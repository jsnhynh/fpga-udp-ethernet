==> flow/design.v <==
module dsp_trader (
    input  wire        clk,
    input  wire        rst,
    input  wire [15:0] price_in,
    input  wire        price_valid,
    output reg  [31:0] trade_word,
    output reg         trade_valid
);
    reg signed [31:0] ema_short = 0;
    reg signed [31:0] ema_long  = 0;
    reg signed [31:0] diff      = 0;
    reg signed [31:0] prev_diff = 0;
    reg signed [31:0] next_short;
    reg signed [31:0] next_long;
    reg [7:0] warmup_cnt; 
    localparam THRESHOLD = 32'd65536; 
    always @(posedge clk) begin
        if (rst) begin
            ema_short   <= 0;
            ema_long    <= 0;
            diff        <= 0;
            prev_diff   <= 0;
            trade_valid <= 0;
            warmup_cnt  <= 0;
        end else begin
            trade_valid <= 0;  
            if (price_valid) begin
                if (warmup_cnt < 200) begin
                    if (warmup_cnt == 0) begin
                         ema_short <= {price_in, 16'd0};
                         ema_long  <= {price_in, 16'd0};
                    end else begin
                        ema_short <= ema_short + (({price_in, 16'd0} - ema_short) >>> 3);
                        ema_long  <= ema_long  + (({price_in, 16'd0} - ema_long)  >>> 6);
                    end
                    warmup_cnt <= warmup_cnt + 1;
                end 
                else begin
                    next_short = ema_short + (({price_in, 16'd0} - ema_short) >>> 3);
                    next_long  = ema_long  + (({price_in, 16'd0} - ema_long)  >>> 6);
                    ema_short <= next_short;
                    ema_long  <= next_long;
                    prev_diff <= diff;
                    diff      <= next_short - next_long;
                    if ((prev_diff < THRESHOLD) && (diff >= THRESHOLD)) begin
                        trade_word  <= {1'b1, 15'd50, price_in};  
                        trade_valid <= 1;
                    end
                    else if ((prev_diff > -THRESHOLD) && (diff <= -THRESHOLD)) begin
                        trade_word  <= {1'b0, 15'd50, price_in};  
                        trade_valid <= 1;
                    end
                end
            end
        end
    end
endmodule
`timescale 1ns / 1ps
module market_gen #(
    parameter CLK_DIV = 100000  
) (
    input  wire        clk,
    input  wire        rst,
    output reg  [15:0] price,
    output reg         valid
);
    reg [31:0] lfsr = 32'hABCDE123;
    reg [31:0] clk_cnt = 0;
    integer tmp;
    initial price = 16'd1000;
    wire lsb = lfsr[0];
    wire signed [7:0] delta = (lfsr[3:0] % 8);
    wire signed [8:0] signed_delta = lsb ? delta : -delta;
    always @(posedge clk) begin
        if (rst) begin
            lfsr <= 32'hABCDE123;
            price <= 16'd1000;
            clk_cnt <= 0;
            valid <= 0;
        end else begin
            if (clk_cnt >= (CLK_DIV-1)) begin
                clk_cnt <= 0;
                valid <= 1;
                lfsr <= {lfsr[30:0], lfsr[31] ^ lfsr[21] ^ lfsr[1] ^ lfsr[0]};
                tmp = $signed({1'b0, price}) + $signed(signed_delta);
                if (tmp < 100) tmp = 100;
                if (tmp > 60000) tmp = 60000;
                price <= tmp[15:0];
            end else begin
                clk_cnt <= clk_cnt + 1;
                valid <= 0;
            end
        end
    end
endmodule
module trader_top(
    input wire clk,
    input wire rst_n, 
    output reg [31:0] axis_tdata,
    output reg        axis_tvalid,
    output reg        axis_tlast,   
    input  wire       axis_tready
);
    wire [15:0] raw_price;
    wire        price_valid;
    wire [31:0] trade_data;
    wire        trade_pulse;
    wire        rst = ~rst_n;
    market_gen mkt (.clk(clk), .rst(rst), .price(raw_price), .valid(price_valid));
    dsp_trader trd (.clk(clk), .rst(rst), .price_in(raw_price), .price_valid(price_valid), .trade_word(trade_data), .trade_valid(trade_pulse));
    always @(posedge clk) begin
        if (rst) begin
            axis_tvalid <= 0; axis_tlast <= 0; axis_tdata <= 0;
        end else begin
            axis_tvalid <= 0; axis_tlast <= 0;
            if (trade_pulse && axis_tready) begin
                axis_tdata  <= trade_data;
                axis_tvalid <= 1; 
                axis_tlast  <= 1;  
            end
        end
    end
endmodule
From RTL to reports: trader_top
What the tools print for trader_top, step after step.
Lines are those of the file above, counted from 1.
Library cell names are shortened.
A cell with - has no value.
Set-up
  top: trader_top
  clock: clk
  standard-cell library: sky130hd
  corner: tt_025C_1v80

Elaborated design
Source: Yosys, flattened and elaborated, memories not mapped. Widths are those after wreduce. Registers that Yosys merges into a memory's read port (data or address) are not register bits. Print and check cells do not count. Equal cells are merged and count once.
Word-level totals
  output and inout bits: 34
  word width x clocked read ports: 0
  bits in registers: 256
  bits in latches: 0
  input port bits: 3
  memories kept: 0
  memory bits (read-only): 0
  elaborated cells: 62
  bits in writable memories: 0
Cells by class
  $lt $le $gt $ge: 8
  bitwise logic cells: 6
  divide/modulo/power cells: 0
  add/subtract/negate cells: 9
  eq/ne operators: 0
  muxes and demuxes: 15
  $mul: 0
  reduce/logical cells: 10
  shift-type cells: 0
Operators with widths (number)
  2-to-1 mux 32 bit: 8
  subtractor 32 bit: 3
  greater-or-equal comparator 32 x 17 -> 1 bit with constant B: 2
  adder 32 x 1 -> 32 bit with constant B: 1
  > comparator 32 x 17 -> 1 bit with constant B: 1
  < comparator 32 x 17 -> 1 bit with constant B: 1
  adder 32 x 26 -> 32 bit: 1
  adder 32 x 29 -> 32 bit: 1
  > comparator 32 bit with constant B: 1
  <= comparator 32 bit with constant B: 1
  < comparator 32 x 8 -> 1 bit with constant B: 1
  2-to-1 mux 16 bit: 2
  adder 17 x 9 -> 18 bit: 1
  negation 3 -> 9 bit: 1
  2-to-1 mux 9 bit: 1
  adder 8 x 1 -> 8 bit with constant B: 1
  < comparator 8 bit with constant B: 1
  zero test 8 bit: 1
  AND reduction 2 bit: 2
  AND reduction 4 bit: 1
  2-to-1 mux 1 bit: 4
  bitwise XOR 1 bit: 3
  logical AND 1 bit: 3
  inverter 1 bit: 3
  OR reduction 3 bit: 1
  nonzero test 2 bit: 1
  OR reduction 2 bit: 1

Logic depth
Depth = most cells in a row (Yosys ltp): at word level without a register or memory, in the mapped netlist without a sequential cell, where the memories' decode and read muxes count.
Logic depth
  depth after elaboration: 9
  ABC_AREA: 0
  depth in mapped cells: 31
  gate-level depth less buffers: 29

Synthesis result
Source: synth_stat.txt of the flow (Yosys; design flattened, memories mapped). It holds for the ABC_AREA given above (unset counts as 0); a run with the other value may have another netlist.
Totals and module areas in this step are rounded.
Mapped netlist
  flip-flop cells: 254
  cell area after synthesis: 0.0164 mm^2
  mapped cells: 2057
  sequential area: 0.00526 mm^2
Cell types
  dfxtp_1: number 237, area in all 4744.55 um^2
  ha_1: number 136, area in all 1.7E+03 um^2
  nand2_1: number 285, area in all 1.07E+03 um^2
  a21oi_1: number 206, area in all 1.03E+03 um^2
  xnor2_1: number 94, area in all 823.29 um^2
  nor2_1: number 188, area in all 705.677 um^2
  xor2_1: number 59, area in all 516.746 um^2
  edfxtp_1: number 17, area in all 510.49 um^2
  a21o_1: number 59, area in all 442.925 um^2
  o21ai_0: number 73, area in all 365.35 um^2
  nand3_1: number 58, area in all 290.278 um^2
  clkbuf_1: number 74, area in all 277.766 um^2
  inv_1: number 66, area in all 247.738 um^2
  nand4_1: number 39, area in all 243.984 um^2
  o21a_1: number 31, area in all 232.723 um^2
  nor3_1: number 41, area in all 205.197 um^2
  nor4_1: number 31, area in all 193.936 um^2
  a31oi_1: number 28, area in all 175.168 um^2
Not listed: further types 65, cells in them 335.
By module: a second synthesis without flattening, with its own total; a netlist apart from the flattened one above.
Unflattened totals
  cells (unflattened synthesis): 2263
  area total of the unflattened synthesis: 0.018 mm^2
Each row is one instance without its submodules.
Modules
  dsp_trader: times used 1, sequential area 0.00325 mm^2, area 0.0126 mm^2, cells 1642
  market_gen: times used 1, sequential area 0.00162 mm^2, area 0.00401 mm^2, cells 470
  trader_top: times used 1, sequential area 0.000661 mm^2, area 0.00142 mm^2, cells 151

Worst setup path after synthesis
Path of least setup slack by OpenSTA after synthesis, without wires, with an ideal clock, recovery checks aside; 20% of the period is set as input and as output delay. Where synthesis merged equal registers, the netlist keeps one of their names.
Timing path after synthesis
  kind: register to register
  start point: register trd.ema_short[0]
  end point: register trd.diff[28]
  clock period: 6.46 ns
  delay of the path: 6.197 ns
  arrival: 6.073 ns
  driving pins on the path: 30
  setup slack: 0.264 ns
  library setup time: 0.124 ns
  required time: 6.336 ns
  synthesis period reached: 6.196 ns
"delay of the path" = arrival - input delay + setup time.
"driving pins on the path": output pins that drive a net of the path, with the launching flip-flop's if there is one; two outputs of one cell count as two.
"synthesis period reached" is the clock period less the worst setup slack; recovery checks do not enter. This is arithmetic on one report: input and output delays are still those of the set period (20% each).
The rows between start and end are the longest chain of elaborated cells between them; the timing report does not say that the signal goes this way. Where chains are equally long, one stands for them.
Each line given opens the expression or statement behind the cell; cells for indexed reads and writes are added by Yosys, which also makes memories of some case tables.
At most two assigning lines are given for a register; there are more.
On the way, after synthesis
  cell sequence: dfxtp_1 or4_1 buf_2 or2_1 clkbuf_2 or3_1 buf_2 nor4_4 a21oi_1 nor2b_1 nor2_1 nor2b_1 nor2_1 xnor2_1 ha_1 a21o_1 a31o_2 a221o_1 a221o_1 a21o_1 a41oi_2 xnor2_1 ha_1 o21a_1 or4_1 a21o_1 a31oi_1 a21boi_0 mux2i_1 nand3_1
  cells in the longest elaborated chain: 3
  elaborated cells on any way between the ends: 3
  classes of those cells: add/sub (3)
RTL lines, path after synthesis
  start: declaration: RTL line 9  | reg signed [31:0] ema_short = 0;
  start: assignment: RTL line 30  | ema_short <= {price_in, 16'd0};
  start: assignment: RTL line 33  | ema_short <= ema_short + (({price_in, 16'd0} - ema_short) >>> 3);
  subtractor 32 bit: RTL line 39  | next_short = ema_short + (({price_in, 16'd0} - ema_short) >>> 3);
  adder 32 x 29 -> 32 bit: RTL line 39
  subtractor 32 bit: RTL line 44  | diff      <= next_short - next_long;
  end: assignment: RTL line 21  | diff        <= 0;
  end: assignment: RTL line 44
  end: declaration: RTL line 11  | reg signed [31:0] diff      = 0;

Worst path after layout
From the final timing report of flow run 1: the path of least setup slack in the routed layout; clock arrival at registers is part of the times.
Timing path after layout
  kind: register to register
  start point: register trd.ema_long[0]
  end point: register trd.diff[29]
  clock period: 8.71 ns
  driving pins on the path: 26
  setup slack: 1.80 ns
  arrival: 7.36 ns
  library setup time: 0.11 ns
  required time: 9.15 ns
The rows between start and end are the longest chain of elaborated cells between them; the timing report does not say that the signal goes this way. Where chains are equally long, one stands for them.
At most two assigning lines are given for a register; there are more.
On the way, after layout
  cell sequence: dfxtp_1 nor4_1 nand4b_1 nor4_1 a21oi_1 o22ai_1 o21a_1 nor2_1 ha_1 and3_1 a221o_1 a21o_1 o21ai_0 nand2_1 a21o_1 a21oi_1 xor2_1 ha_1 o21a_1 o21a_1 o21ai_0 nor2_1 a2111oi_0 nor3_1 xnor2_1 o21ai_0
  cells in the longest elaborated chain: 3
  elaborated cells on any way between the ends: 3
  classes of those cells: add/sub (3)
RTL lines, path after layout
  start: declaration: RTL line 10  | reg signed [31:0] ema_long  = 0;
  start: assignment: RTL line 31  | ema_long  <= {price_in, 16'd0};
  start: assignment: RTL line 34  | ema_long  <= ema_long  + (({price_in, 16'd0} - ema_long)  >>> 6);
  subtractor 32 bit: RTL line 40  | next_long  = ema_long  + (({price_in, 16'd0} - ema_long)  >>> 6);
  adder 32 x 26 -> 32 bit: RTL line 40
  subtractor 32 bit: RTL line 44  | diff      <= next_short - next_long;
  end: assignment: RTL line 21  | diff        <= 0;
  end: assignment: RTL line 44
  end: declaration: RTL line 11  | reg signed [31:0] diff      = 0;

Add stored flow runs of trader_top

Below are 2 stored runs of the flow (Yosys, OpenROAD; platform sky130hd) on trader_top, each with its settings and what was measured, unordered. Constraints: input delay and output delay 20% of the set period each, output load 0.01 pF.
"achieved clock period": clock period set for the run, less the worst setup slack. It is reckoned from that one timing run; input and output delays stay at 20% of the period that was set.
"worst setup path time" means the part of the period allowed to the worst setup path (the constraints hold back 20% at inputs and 20% at outputs) less its slack; where the path has registers, the arrival times of their clocks count too.
The results are shown rounded.

Flow run 1
==> flow/run.sh <==
#!/bin/bash
# the make line also repeats the synthesis and layout settings of config.mk as NAME=value (left out here)
make -C /OpenROAD-flow-scripts/flow DESIGN_CONFIG=/design/flow/config.mk WORK_HOME=/design/flow/orfs CLKGATE_MAP_FILE= finish
==> flow/config.mk <==
export PLATFORM = sky130hd
export DESIGN_NAME = trader_top
export DESIGN_NICKNAME = trader_top
export VERILOG_FILES = /design/flow/design.v
export SDC_FILE = /design/flow/constraint.sdc
export NUM_CORES = 4
export LEC_CHECK = 0
export CAP_MARGIN = 20
export CELL_PAD_IN_SITES_GLOBAL_PLACEMENT = 1
export CORE_ASPECT_RATIO = 1.88
export CORE_MARGIN = 5
export CORE_UTILIZATION = 54
export CTS_CLUSTER_DIAMETER = 52
export MAX_ROUTING_LAYER = met5
export MIN_ROUTING_LAYER = met2
export PLACE_DENSITY_LB_ADDON = 0.19
export SETUP_SLACK_MARGIN = 0.75
export SLEW_MARGIN = 20
==> flow/constraint.sdc <==
create_clock -name core_clock -period 8.71 [get_ports {clk}]
set_input_delay 1.7420 -clock core_clock [delete_from_list [all_inputs] [get_ports {clk}]]
set_output_delay 1.7420 -clock core_clock [all_outputs]
set_load 0.01 [all_outputs]

==> results of flow run 1 <==
chip area after synthesis (Yosys): 0.0164 mm^2
die area: 0.0341 mm^2
standard-cell area of the final layout: 0.0179 mm^2
utilization: 59.6 %
worst setup slack after layout: 1.80 ns
total negative slack: 0.000 ns
worst hold slack: 0.448 ns
achieved clock period: 6.913 ns
worst setup path time: 6.91 ns
worst setup path kind: register to register

Flow run 2
==> flow/run.sh <==
#!/bin/bash
# the make line also repeats the synthesis and layout settings of config.mk as NAME=value (left out here)
make -C /OpenROAD-flow-scripts/flow DESIGN_CONFIG=/design/flow/config.mk WORK_HOME=/design/flow/orfs CLKGATE_MAP_FILE= finish
==> flow/config.mk <==
export PLATFORM = sky130hd
export DESIGN_NAME = trader_top
export DESIGN_NICKNAME = trader_top
export VERILOG_FILES = /design/flow/design.v
export SDC_FILE = /design/flow/constraint.sdc
export NUM_CORES = 4
export LEC_CHECK = 0
export ABC_AREA = 0
export CAP_MARGIN = 20
export CORE_MARGIN = 2
export CORE_UTILIZATION = 34
export CTS_CLUSTER_DIAMETER = 188
export CTS_CLUSTER_SIZE = 18
export GPL_TIMING_DRIVEN = 1
export SLEW_MARGIN = 20
export TNS_END_PERCENT = 60
==> flow/constraint.sdc <==
create_clock -name core_clock -period 10.4 [get_ports {clk}]
set_input_delay 2.0800 -clock core_clock [delete_from_list [all_inputs] [get_ports {clk}]]
set_output_delay 2.0800 -clock core_clock [all_outputs]
set_load 0.01 [all_outputs]

==> results of flow run 2 <==
chip area after synthesis (Yosys): 0.0164 mm^2
die area: 0.05 mm^2
standard-cell area of the final layout: 0.0177 mm^2
utilization: 37.1 %
worst setup slack after layout: 3.52 ns
total negative slack: 0.000 ns
worst hold slack: 0.454 ns
achieved clock period: 6.876 ns
worst setup path time: 6.88 ns
worst setup path kind: register to register
